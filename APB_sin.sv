==> flow/design.v <==
module APB_sin
#(parameter control_reg_ADDR = 4'h0,  
  parameter output_reg_ADDR = 4'h4)   
(
    input wire PWRITE,             
    input wire PCLK,               
    input wire PSEL,               
    input wire [31:0] PADDR,       
    input wire [31:0] PWDATA,      
    output reg [31:0] PRDATA = 0,         
    input wire PENABLE,            
    output reg PREADY = 0          
);
reg  [31:0] control_reg  = 0;  
reg  [31:0] output_reg   = 0;  
always @(posedge PCLK) 
begin
    if (PSEL && !PWRITE && PENABLE)  
     begin
        case(PADDR)
         4'h0: PRDATA <= control_reg;  
         4'h4: PRDATA <= output_reg;   
        endcase
        PREADY <= 1'd1;  
     end
     else if(PSEL && PWRITE && PENABLE)  
     begin
      if(PADDR == control_reg_ADDR)
      begin
        control_reg <= PWDATA;
        PREADY <= 1'd1;     
      end
     end
   if (PREADY)  
    begin
      PREADY <= !PREADY;
    end
  end
always @(control_reg) begin  
    if(control_reg% 4 == 0)  
    begin
      output_reg <= 0;
    end
    else if((control_reg)%8 == 2)  
    begin
      output_reg <= 1;
    end
      else if((control_reg)%8 == 6)  
    begin
      output_reg <= ~(32'b00000000000000000000000000000001);  
    end
    else if(((control_reg)%8 == 1) || ((control_reg)%8 == 3))  
    begin
      output_reg <= (32'b00111111001101010000010011110011);  
    end
    else if(((control_reg)%8 == 5) || ((control_reg)%8 == 7))  
    begin
      output_reg <= ~(32'b00111111001101010000010011110011);  
    end
    else  
    begin
      output_reg <= 32'b01111111111111111111111111111111;  
    end
end
endmodule
# Reports on APB_sin
# Tool output for the design above, in the order of the flow.
# Lines are those of the file above, counted from 1.
# Cell names lack the library's common part.
# Not given: -
[design] design="APB_sin" clock_port="PCLK" library="sky130hd" corner="tt_025C_1v80"

# After elaboration
# Source: Yosys, flattened and elaborated, memories not mapped. Widths are those after wreduce. Registers that Yosys merges into a memory's read port (data or address) are not register bits. Print and check cells do not count. Equal cells are merged and count once.
[classes] n_reduce_logical=13 equal=7 mux=10 n_logic=1
[op_table] op="two-way mux 32 bit" n=5
[op_table] op="zero test 32 bit" n=2
[op_table] op="parallel mux 32 bit (select 2 bit)" n=1
[op_table] op="equality test 32 x 3 -> 1 bit with constant B" n=1
[op_table] op="equality test 3 bit with constant B" n=3
[op_table] op="equality test 3 x 2 -> 1 bit with constant B" n=2
[op_table] op="logical AND 1 bit" n=4
[op_table] op="two-way mux 1 bit" n=4
[op_table] op="equality test 3 x 1 -> 1 bit with constant B" n=1
[op_table] op="AND reduction 3 bit" n=1
[op_table] op="logical OR 1 bit" n=2
[op_table] op="zero test 1 bit" n=2
[op_table] op="AND reduction 2 bit" n=1
[op_table] op="nonzero test 2 bit" n=1
[op_table] op="NOT 1 bit" n=1
[bits] inputBits=68 regBits=65 output_inout_bits=33 wordCells=34

# Longest topological paths
# Depth = most cells in a row (Yosys ltp): at word level without a register or memory, in the mapped netlist without a sequential cell, where the memories' decode and read muxes count.
[logic_depth] depth_word=8 ABC_AREA=0 depth_mapped=5 depth_no_buf=4

# After synthesis
# Yosys stat after the flow's synthesis: flattened, memories mapped to cells. It holds for the ABC_AREA given above (unset counts as 0); a run with the other value may have another netlist.
[mapped] seqArea_um2=1941.9 area_um2=2471.1 ff_cells=65 mapped_cells=145
[by_type] type="edfxtp_1" n=64 type_area_um2=1.92E+03
[by_type] type="o21a_1" n=16 type_area_um2=120.115
[by_type] type="o21ai_2" n=10 type_area_um2=87.584
[by_type] type="inv_1" n=16 type_area_um2=60.058
[by_type] type="nor4_2" n=4 type_area_um2=50.048
[by_type] type="nor4_1" n=4 type_area_um2=25.024
[by_type] type="o21ai_0" n=5 type_area_um2=25.024
[by_type] type="dfxtp_1" n=1 type_area_um2=20.019
[by_type] type="nor3_1" n=4 type_area_um2=20.019
[by_type] type="nand4_1" n=3 type_area_um2=18.768
[by_type] type="and4_1" n=2 type_area_um2=17.517
[by_type] type="buf_6" n=1 type_area_um2=11.261
[by_type] type="nand2_1" n=3 type_area_um2=11.261
[by_type] type="or4_4" n=1 type_area_um2=11.261
[by_type] type="buf_2" n=2 type_area_um2=10.01
[by_type] type="mux2i_1" n=1 type_area_um2=10.01
[by_type] type="nor3_2" n=1 type_area_um2=10.01
[by_type] type="a2bb2oi_1" n=1 type_area_um2=8.758
# Other cell types: 6; their cells: 6.

# Path before layout
# Source: OpenSTA report_checks on the synthesized netlist (no wires, ideal clock, input and output delay 20% of the period each), path of least setup slack; recovery checks are left aside. Register names are those of the netlist, which keeps one name where synthesis merged equal registers.
[synth_path] path_type="input -> register" startpoint="in PADDR[18]" endpoint="reg control_reg[0]" setup_ps=502 path_stages=4 required_time_ps=4828 slack_ps=29 arrival_time_ps=4800 in_delay_ps=1066 path_delay_ps=4236 tclk_ps=5330 synth_period_reached_ps=5301
# "path_delay_ps" is the arrival time less input delay plus setup time.
# "path_stages": output pins that drive a net of the path, with the launching flip-flop's if there is one; two outputs of one cell count as two.
# "synth_period_reached_ps" = period - worst setup slack (recovery checks aside). The figure is calculated, with input and output delays left at 20% of the set period.
# Between the ends stands the longest chain of elaborated cells between them, by number of cells; it is not shown to be the way that was timed. Of several equally long chains one is given.
# Each line given opens the expression or statement behind the cell; cells for indexed reads and writes are added by Yosys, which also makes memories of some case tables.
[synth_between] path_cell_list="nor4_1 -> and4_1 -> nand2_1 -> nor4_1" elab_chain_cells=2
[synth_rtl] item="start: declaration" line_no=8 text="input wire [31:0] PADDR,"
[synth_rtl] item="zero test 32 bit" line_no=28 text="if(PADDR == control_reg_ADDR)"
[synth_rtl] item="AND reduction 3 bit"
[synth_rtl] item="end: assignment" line_no=30 text="control_reg <= PWDATA;"
[synth_rtl] item="end: declaration" line_no=14 text="reg  [31:0] control_reg  = 0;"

# Path in the finished layout
# Path of least setup slack in the final report of record 1 (OpenROAD, finished layout, wires in). Where an end is a register, its clock arrival counts in the times.
# The report prints the path's times to 10 ps; the period is as set.
[layout_path] path_type="input -> register" startpoint="in PADDR[18]" endpoint="reg PRDATA[5]" path_stages=5 slack_ps=5600 tclk_ps=9380 required_time_ps=9460 arrival_time_ps=3860 setup_ps=250 in_delay_ps=1880
# Between the ends stands the longest chain of elaborated cells between them, by number of cells; it is not shown to be the way that was timed. Of several equally long chains one is given.
# Ways into the end's enable are left out, as the timed path ends at the data pin.
[layout_between] path_cell_list="clkdlybuf4s50_1 -> nor4_1 -> and4_1 -> nand4_1 -> o21a_1" elab_chain_cells=2
[layout_rtl] item="start: declaration" line_no=8 text="input wire [31:0] PADDR,"
[layout_rtl] item="equality test 32 x 3 -> 1 bit" line_no=20 text="case(PADDR)"
[layout_rtl] item="parallel mux 32 bit (select 2 bit)" line_no=20
[layout_rtl] item="end: assignment" line_no=21 text="4'h0: PRDATA <= control_reg;"
[layout_rtl] item="end: assignment" line_no=22 text="4'h4: PRDATA <= output_reg;"
[layout_rtl] item="end: declaration" line_no=10 text="output reg [31:0] PRDATA = 0,"

# Stored flow runs of APB_sin (2 of them; Yosys, OpenROAD, sky130hd). They differ in their settings and are not a sequence. Constraints: input delay and output delay 20% of the set period each, output load 0.01 pF.
# "timing.achieved_period_ps" means the clock period less the worst setup slack. The figure is calculated, with input and output delays left at 20% of the set period.
# "worst_path_time_ps" means the part of the period allowed to the worst setup path (the constraints hold back 20% at inputs and 20% at outputs) less its slack; where the path has registers, the arrival times of their clocks count too.
# "totalPower_uw": no workload was simulated; the value follows from the tool's default switching activity.
# "worst_path_time_ps" is known to 10 ps.
run="record 1" settings period_ns=9.38 CORE_UTILIZATION=45 SETUP_SLACK_MARGIN=-0.61 PLACE_DENSITY=0.59 CORE_MARGIN=3 CELL_PAD_IN_SITES_GLOBAL_PLACEMENT=0 ABC_AREA=0 GPL_TIMING_DRIVEN=1 CTS_CLUSTER_SIZE=28 SLEW_MARGIN=35 MIN_ROUTING_LAYER="met2" CAP_MARGIN=20
run="record 1" results layout_utilization_frac=0.721 totalPower_uw=570.3 timing.achieved_period_ps=3775 final_die_area_um2=6416.8 worst_path_time_ps=1900 worst_path_kind="input -> register" setup_tns_ps=0 worst_setup_slack_ps=5605 layout_stdcell_area_um2=3754.8 yosys.chip_area_um2=2471.1 holdWs_ps=455
run="record 2" settings period_ns=4.49 CAP_MARGIN=20 CORE_MARGIN=2 CORE_UTILIZATION=40 SLEW_MARGIN=20
run="record 2" results worst_setup_slack_ps=1472 totalPower_uw=1228 holdWs_ps=426 final_die_area_um2=6822.8 setup_tns_ps=0 layout_utilization_frac=0.636 layout_stdcell_area_um2=3788.6 timing.achieved_period_ps=3018 worst_path_time_ps=2120 worst_path_kind="input -> register" yosys.chip_area_um2=2471.1
